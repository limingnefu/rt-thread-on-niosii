==> flow/design.v <==
module TERASIC_IRM(
	clk,   
	reset_n,
	irq,
	s_cs_n,
	s_read,
	s_readdata,
	s_write,
	s_writedata,
	ir
);
input			clk;
input			reset_n;
output	reg		irq;
input			s_cs_n;
input			s_read;
output	[31:0]	s_readdata;
input			s_write;
input	[31:0]	s_writedata;
input			ir;
wire data_ready;
reg	pre_data_ready;
always @ (posedge clk or negedge reset_n)
begin
	if (~reset_n)
		pre_data_ready <= 1'b0;
	else
		pre_data_ready <= data_ready;
end
always @ (posedge clk or negedge reset_n)
begin
	if (~reset_n)
		irq <= 1'b0;
	else if (~pre_data_ready & data_ready)
		irq <= 1'b1;
	else if (~s_cs_n & s_write)
		irq <= 1'b0;  
end
IRDA_RECEIVE_Terasic IRDA_RECEIVE_Terasic_inst(
					.iCLK(clk),          
					.iRST_n(reset_n),        
					.iIRDA(ir),         
					.iREAD(~s_cs_n & s_read),         
					.oDATA_REAY(data_ready),	   
					.oDATA(s_readdata)          
					);
endmodule
module IRDA_RECEIVE_Terasic(
					iCLK,          
					iRST_n,        
					iIRDA,         
					iREAD,         
					oDATA_REAY,	   
					oDATA          
					);
parameter IDLE = 2'b00;            
parameter GUIDANCE = 2'b01;        
parameter DATAREAD = 2'b10;        
parameter IDLE_HIGH_DUR      =  262143;   
parameter GUIDE_LOW_DUR      =  230000;   
parameter GUIDE_HIGH_DUR     =  210000;   
parameter DATA_HIGH_DUR      =  41500;	  
parameter BIT_AVAILABLE_DUR  = 20000;     
input iCLK;     
input iRST_n;   
input iIRDA;    
input iREAD;    
output  oDATA_REAY;   
output [31:0] oDATA;  
reg DATA_REAY;              
reg [17:0] idle_count;      
reg idle_count_flag;        
reg [17:0] state_count;     
reg state_count_flag;       
reg [17:0] data_count;      
reg data_count_flag;        
reg [5:0] bitcount;         
reg [1:0] state;            
reg [31:0] DATA;            
reg [31:0] DATA_BUF;        
reg [31:0] oDATA;           
initial
	begin 
		state =  IDLE;      
		DATA_REAY = 1'b0;   
		bitcount = 0;       
		DATA = 0;           
		DATA_BUF = 0;       
		state_count = 0;    
		data_count = 0;     
		idle_count = 0;     
	end
assign oDATA_REAY = DATA_REAY;
always @(negedge iRST_n or  posedge iCLK )	
   begin
	  if(!iRST_n)
		 idle_count <= 0;    
	  else		 
		 begin
		    if( idle_count_flag )     
				idle_count <= idle_count + 1'b1;
			else  
				idle_count <= 0;	   
		 end
   end
always @( negedge iRST_n  or  posedge iCLK)	
   begin
	  if( !iRST_n )
		 idle_count_flag <= 1'b0;    
	   else
	     begin
			   if((state == IDLE) &&(!iIRDA))        
					idle_count_flag <= 1'b1;         
				else                                 
					idle_count_flag <= 1'b0;		 
		 end	  
   end  
always @(negedge iRST_n or  posedge iCLK )	
   begin
	  if(!iRST_n)
		 state_count <= 0;    
	  else		 
		 begin
		    if( state_count_flag )     
				state_count <= state_count + 1'b1;
			else  
				state_count <= 0;	   
		 end
   end	
always @( negedge iRST_n  or  posedge iCLK)	
   begin
	  if( !iRST_n )
		 state_count_flag <= 1'b0;  
	   else
	     begin
			   if((state == GUIDANCE) &&(iIRDA))      
					state_count_flag <= 1'b1;        
				else    
					state_count_flag <= 1'b0;		 
		 end	  
   end  
always @(negedge iRST_n or posedge iCLK ) 
   begin
	   if(!iRST_n)	     
	      state <= IDLE;     
	   else 
	      begin
				if( (state == IDLE) &&(idle_count > GUIDE_LOW_DUR))   
				   state <= GUIDANCE;           
				else if ( state == GUIDANCE )       
				       begin 
				         if( state_count > GUIDE_HIGH_DUR )
				             state <= DATAREAD;
				       end
				     else if(state == DATAREAD)     
				            begin
								if( (data_count >= IDLE_HIGH_DUR ) || (bitcount>= 6'b100001) )
								     state <= IDLE;
	                        end
	                       else
	                          state <= IDLE;  
	      end
   end
always @(negedge iRST_n or  posedge iCLK)	
   begin
	  if(!iRST_n)
		 data_count <= 1'b0;   
	  else
		 begin
		    if(data_count_flag)
				data_count <= data_count + 1'b1;
			else 
				data_count <= 1'b0;   
		 end
   end
always @(negedge iRST_n  or posedge iCLK  )
	begin
	   if(!iRST_n) 
		    data_count_flag <= 0;		        
	   else
	     	begin
			 if(state == DATAREAD)
			   begin
				 if(iIRDA)                 
				     data_count_flag <= 1'b1;   
				 else
				     data_count_flag <= 1'b0;   
			   end
			 else 
			   data_count_flag <= 1'b0;         
	     end
	end	
always @(negedge iRST_n or posedge iCLK )
	begin
	    if( (!iRST_n) )
	        DATA <= 0;       
		else
			begin 
	         if (state == DATAREAD )
			  begin
			     if(data_count >= DATA_HIGH_DUR ) 
			        DATA[bitcount-1'b1] <= 1'b1;  
				 else					
				    begin
				    if(DATA[bitcount-1'b1]==1)
						DATA[bitcount-1'b1] <= DATA[bitcount-1'b1];  
					else
					    DATA[bitcount-1'b1] <= 1'b0;
					end
			  end
			 else
			     DATA <= 0;
		   end	
	end	
always @(negedge iRST_n or posedge iCLK )
begin
    if (!iRST_n)
      bitcount <= 1'b0;   
	else
	  begin
	    if(state == DATAREAD)
			begin
				if( data_count == 20000 )
					bitcount <= bitcount + 1'b1;  
			end   
	    else
	       bitcount <= 1'b0;
	  end
end   
always @(negedge iRST_n or posedge iCLK) 
begin
	if(!iRST_n)
	   DATA_REAY <=1'b0 ;  
    else
       begin
		if(bitcount == 6'b100000)    
		    begin
				if( DATA[31:24]== ~DATA[23:16])
				  begin		
					DATA_BUF <= DATA;    
				 	DATA_REAY <= 1'b1;   
				  end	
				else
				    DATA_REAY <=1'b0 ;   
		    end
		else
		    DATA_REAY <=1'b0 ;           
	   end	
end	
always @(negedge iRST_n or posedge iCLK)
begin
	if(!iRST_n)
		oDATA <= 32'b0000;  
	 else
	 begin   
	    if(iREAD && DATA_REAY)
	       oDATA <= DATA_BUF;   
	 end	 
end	
endmodule
# Step by step through the tools: TERASIC_IRM
# The steps from the RTL of TERASIC_IRM to its reports follow in flow order.
# Line numbers count from 1 in the design file above.
# Cell names lack the library's common part.
# A cell with - has no value.
dict set report inputs {
  top_module {TERASIC_IRM}
  clk_port {clk}
  library {sky130hd}
  corner {tt_025C_1v80}
}

# After elaboration
# Source: Yosys, flattened and elaborated, memories not mapped. Widths are those after wreduce. Registers that Yosys merges into a memory's read port (data or address) are not register bits. Print and check cells do not count. Equal cells are merged and count once.
dict set report bits {
  reg_bits 164
  input_bits 38
  output_inout_bits 33
  word_cells 79
}
dict set report op_classes {
  add_sub_neg 6
  compare 5
  n_eq 8
  shift 4
  n_mux 21
  logic 11
  reduce_logical 10
}
# operator count
set op_table {}
lappend op_table {{OR 32 bit} 3}
lappend op_table {{two-way mux 32 bit} 3}
lappend op_table {{variable shift 1 x 7 -> 32 bit with constant A} 2}
lappend op_table {{adder 18 x 1 -> 18 bit with constant B} 3}
lappend op_table {{two-way mux 18 bit} 3}
lappend op_table {{> comparator 18 bit with constant B} 2}
lappend op_table {{variable shift 1 x 7 -> 32 bit} 1}
lappend op_table {{AND 32 bit} 1}
lappend op_table {{indexed select 32 x 6 -> 1 bit} 1}
lappend op_table {{inverter 32 bit} 1}
lappend op_table {{equality test 18 x 15 -> 1 bit with constant B} 1}
lappend op_table {{greater-or-equal comparator 18 x 16 -> 1 bit with constant B} 1}
lappend op_table {{greater-or-equal comparator 18 bit with constant B} 1}
lappend op_table {{two-way mux 6 bit} 2}
lappend op_table {{two-way mux 2 bit} 5}
lappend op_table {{equality test 8 bit} 1}
lappend op_table {{inverter 8 bit} 1}
lappend op_table {{two-way mux 1 bit} 8}
lappend op_table {{negation 6 -> 7 bit} 1}
lappend op_table {{adder 6 x 1 -> 6 bit with constant B} 1}
lappend op_table {{subtractor 6 x 1 -> 6 bit with constant B} 1}
lappend op_table {{greater-or-equal comparator 6 bit with constant B} 1}
lappend op_table {{equality test 6 bit with constant B} 1}
lappend op_table {{logical AND 1 bit} 4}
lappend op_table {{inequality test 4 x 2 -> 1 bit with constant B} 1}
lappend op_table {{AND 1 bit} 3}
lappend op_table {{inequality test 3 bit with constant B} 1}
lappend op_table {{AND reduction 3 bit} 1}
# Other operator kinds: 9; their cells: 10.

# Logic depth
# Longest topological path by Yosys (ltp), each cell counted once; first at word level (registers and memories cut), then after technology mapping (sequential cells cut; the memories' decode and read muxes count).
dict set report logic_depth {
  ltp_word 9
  ABC_AREA 0
  depth_mapped 15
  depth_no_buf 9
}

# After synthesis
# The flow's flattened synthesis, as Yosys stat reports it; memories are mapped. The netlist is that of the ABC_AREA named above (0 if unset); the other value can give another one.
# The area totals of this step are shown rounded.
# type count area_total_um2
set types {}
lappend types {dfrtp_1 132 3.3E+03}
lappend types {edfxtp_1 32 960.922}
lappend types {mux2_2 32 360.346}
lappend types {xnor2_1 35 306.544}
lappend types {and2_1 46 287.776}
lappend types {xor2_1 21 183.926}
lappend types {nand2_1 43 161.405}
lappend types {mux4_1 6 157.651}
lappend types {ha_1 12 150.144}
lappend types {nand3_1 25 125.12}
lappend types {a32o_1 12 120.115}
lappend types {nor2_1 31 116.362}
lappend types {a21oi_1 21 105.101}
lappend types {a211oi_1 12 90.086}
lappend types {mux2i_1 9 90.086}
lappend types {nand4_1 14 87.584}
lappend types {and3_1 13 81.328}
lappend types {or3_1 12 75.072}
# Other cell types: 57; their cells: 176.
dict set report synth_totals {
  stdcells 684
  mapped_area_mm2 0.00809
  seq_area_mm2 0.00426
  ff_cells 164
  n_buf 31
}
# By module: a second synthesis without flattening, with its own total; a netlist apart from the flattened one above.
dict set report unflattened {
  hier_cells 732
  area_unflattened_mm2 0.00826
}
# Each row is one instance without its submodules.
# module instances cells mod_area_mm2 seq_area_mm2
set by_module {}
lappend by_module {IRDA_RECEIVE_Terasic 1 726 0.00818 0.00421}
lappend by_module {TERASIC_IRM 1 6 0.0000776 0.00005}

# Timing after synthesis
# OpenSTA on the mapped netlist: ideal clock, no wires. The path of least setup slack (recovery checks aside). Input and output delay are each 20% of the period. Register names are those of the netlist, which keeps one name where synthesis merged equal registers.
dict set report synth_timing {
  path_type {register -> register}
  from {reg IRDA_RECEIVE_Terasic_inst.bitcount[0]}
  to {reg IRDA_RECEIVE_Terasic_inst.DATA[10]}
  period_ns 4.06
  setup_time_ns 0.122
  t_first_pin_ns 0.000
  t_arrival_ns 2.986
  required_ns 3.938
  slack_ns 0.953
  path_delay_ns 3.108
  stages 15
  n_path_buf 5
  synth_period_reached_ns 3.107
}
# "path_delay_ns" is the arrival time less input delay plus setup time.
# "stages" counts driving pins, that of a launching flip-flop among them; a cell with two outputs on the path counts twice.
# "synth_period_reached_ns" = period - worst setup slack (recovery checks aside). The figure is calculated, with input and output delays left at 20% of the set period.
# At most two assigning lines are given for a register; there are more.
# Lines with a computed index may be missing from the assigning lines.
dict set report synth_between {
  cell_sequence {dfrtp_1 buf_6 buf_8 buf_8 inv_1 ha_1 clkbuf_1 mux4_1 mux2i_1 mux2i_1 mux2i_4 o2bb2ai_1 and2_1 buf_2 a32o_1}
}
# item line
set synth_rtl {}
lappend synth_rtl {{from (decl)} 77} ;# reg [5:0] bitcount;
lappend synth_rtl {{from (assign)} 218} ;# bitcount <= 1'b0;
lappend synth_rtl {{from (assign)} 224} ;# bitcount <= bitcount + 1'b1;
lappend synth_rtl {{to (assign)} 196} ;# DATA <= 0;
lappend synth_rtl {{to (assign)} 212} ;# DATA <= 0;
lappend synth_rtl {{to (decl)} 79} ;# reg [31:0] DATA;
# No chain of elaborated cells between the ends is given.

# Path in the finished layout
# Path of least setup slack in the final report of run 1 (OpenROAD, finished layout, wires in). Where an end is a register, its clock arrival counts in the times.
dict set report layout_timing {
  path_type {register -> register}
  from {reg IRDA_RECEIVE_Terasic_inst.bitcount[1]}
  to {reg IRDA_RECEIVE_Terasic_inst.DATA[27]}
  period_ns 5.85
  setup_time_ns 0.15
  t_first_pin_ns 0.42
  t_arrival_ns 4.22
  required_ns 6.12
  slack_ns 1.89
  stages 10
  n_path_buf 0
}
# At most two assigning lines are given for a register; there are more.
# Lines with a computed index may be missing from the assigning lines.
dict set report layout_between {
  cell_sequence {dfrtp_1 inv_1 ha_1 mux4_1 mux2i_1 mux2i_1 mux2i_4 nor2_1 nor3_2 a211oi_1}
}
# item line
set layout_rtl {}
lappend layout_rtl {{from (decl)} 77} ;# reg [5:0] bitcount;
lappend layout_rtl {{from (assign)} 218} ;# bitcount <= 1'b0;
lappend layout_rtl {{from (assign)} 224} ;# bitcount <= bitcount + 1'b1;
lappend layout_rtl {{to (assign)} 196} ;# DATA <= 0;
lappend layout_rtl {{to (assign)} 212} ;# DATA <= 0;
lappend layout_rtl {{to (decl)} 79} ;# reg [31:0] DATA;
# No chain of elaborated cells between the ends is given.

# Record of 2 stored runs of the RTL-to-layout flow on TERASIC_IRM, platform sky130hd. The runs are unordered. Constraints: input delay and output delay 20% of the set period each, output load 0.01 pF.
# "achieved_period_ns": clock period set for the run, less the worst setup slack. It is reckoned from that one timing run; input and output delays stay at 20% of the period that was set.
# "worst_path_allowed_less_slack_ns" = time allowed to the worst setup path (clock period - input delay - output delay, where it has them) - its slack; a late launch clock adds to it, a late capture clock takes from it.
# "power_total_mw" is the tool's figure for a default switching activity; nothing was simulated.
# Measured values are rounded.
run="run 1" settings period_ns=5.85 CORE_UTILIZATION=50 PLACE_DENSITY_LB_ADDON=0.15 HOLD_SLACK_MARGIN=0.11 CORE_ASPECT_RATIO=1.71 CORE_MARGIN=10 CELL_PAD_IN_SITES_DETAIL_PLACEMENT=0 GPL_TIMING_DRIVEN=1 GPL_ROUTABILITY_DRIVEN=1 CTS_CLUSTER_SIZE=70 CAP_MARGIN=10 MIN_ROUTING_LAYER="met1" MAX_ROUTING_LAYER="met5" SLEW_MARGIN=20
run="run 1" results synthArea_mm2=0.00809 design.die.area_mm2=0.0218 final_stdcell_area_mm2=0.00917 utilization_pct=57.9 worstSetupSlack_ns=1.89 tns_ns=0.000 power_total_mw=2.30 achieved_period_ns=3.955 worst_path_allowed_less_slack_ns=3.96 path_kind="register -> register"
run="run 2" settings period_ns=2.31 CORE_UTILIZATION=62 PLACE_DENSITY_LB_ADDON=0.05 HOLD_SLACK_MARGIN=0.14 CORE_ASPECT_RATIO=1.08 CORE_MARGIN=9 ABC_AREA=0 CTS_CLUSTER_SIZE=24 CAP_MARGIN=5 MIN_ROUTING_LAYER="met1" MAX_ROUTING_LAYER="met4" SLEW_MARGIN=20
run="run 2" results synthArea_mm2=0.00809 design.die.area_mm2=0.0175 final_stdcell_area_mm2=0.0106 utilization_pct=84.4 worstSetupSlack_ns=-0.467 tns_ns=-12.1 power_total_mw=5.62 achieved_period_ns=2.777 worst_path_allowed_less_slack_ns=2.78 path_kind="register -> register"
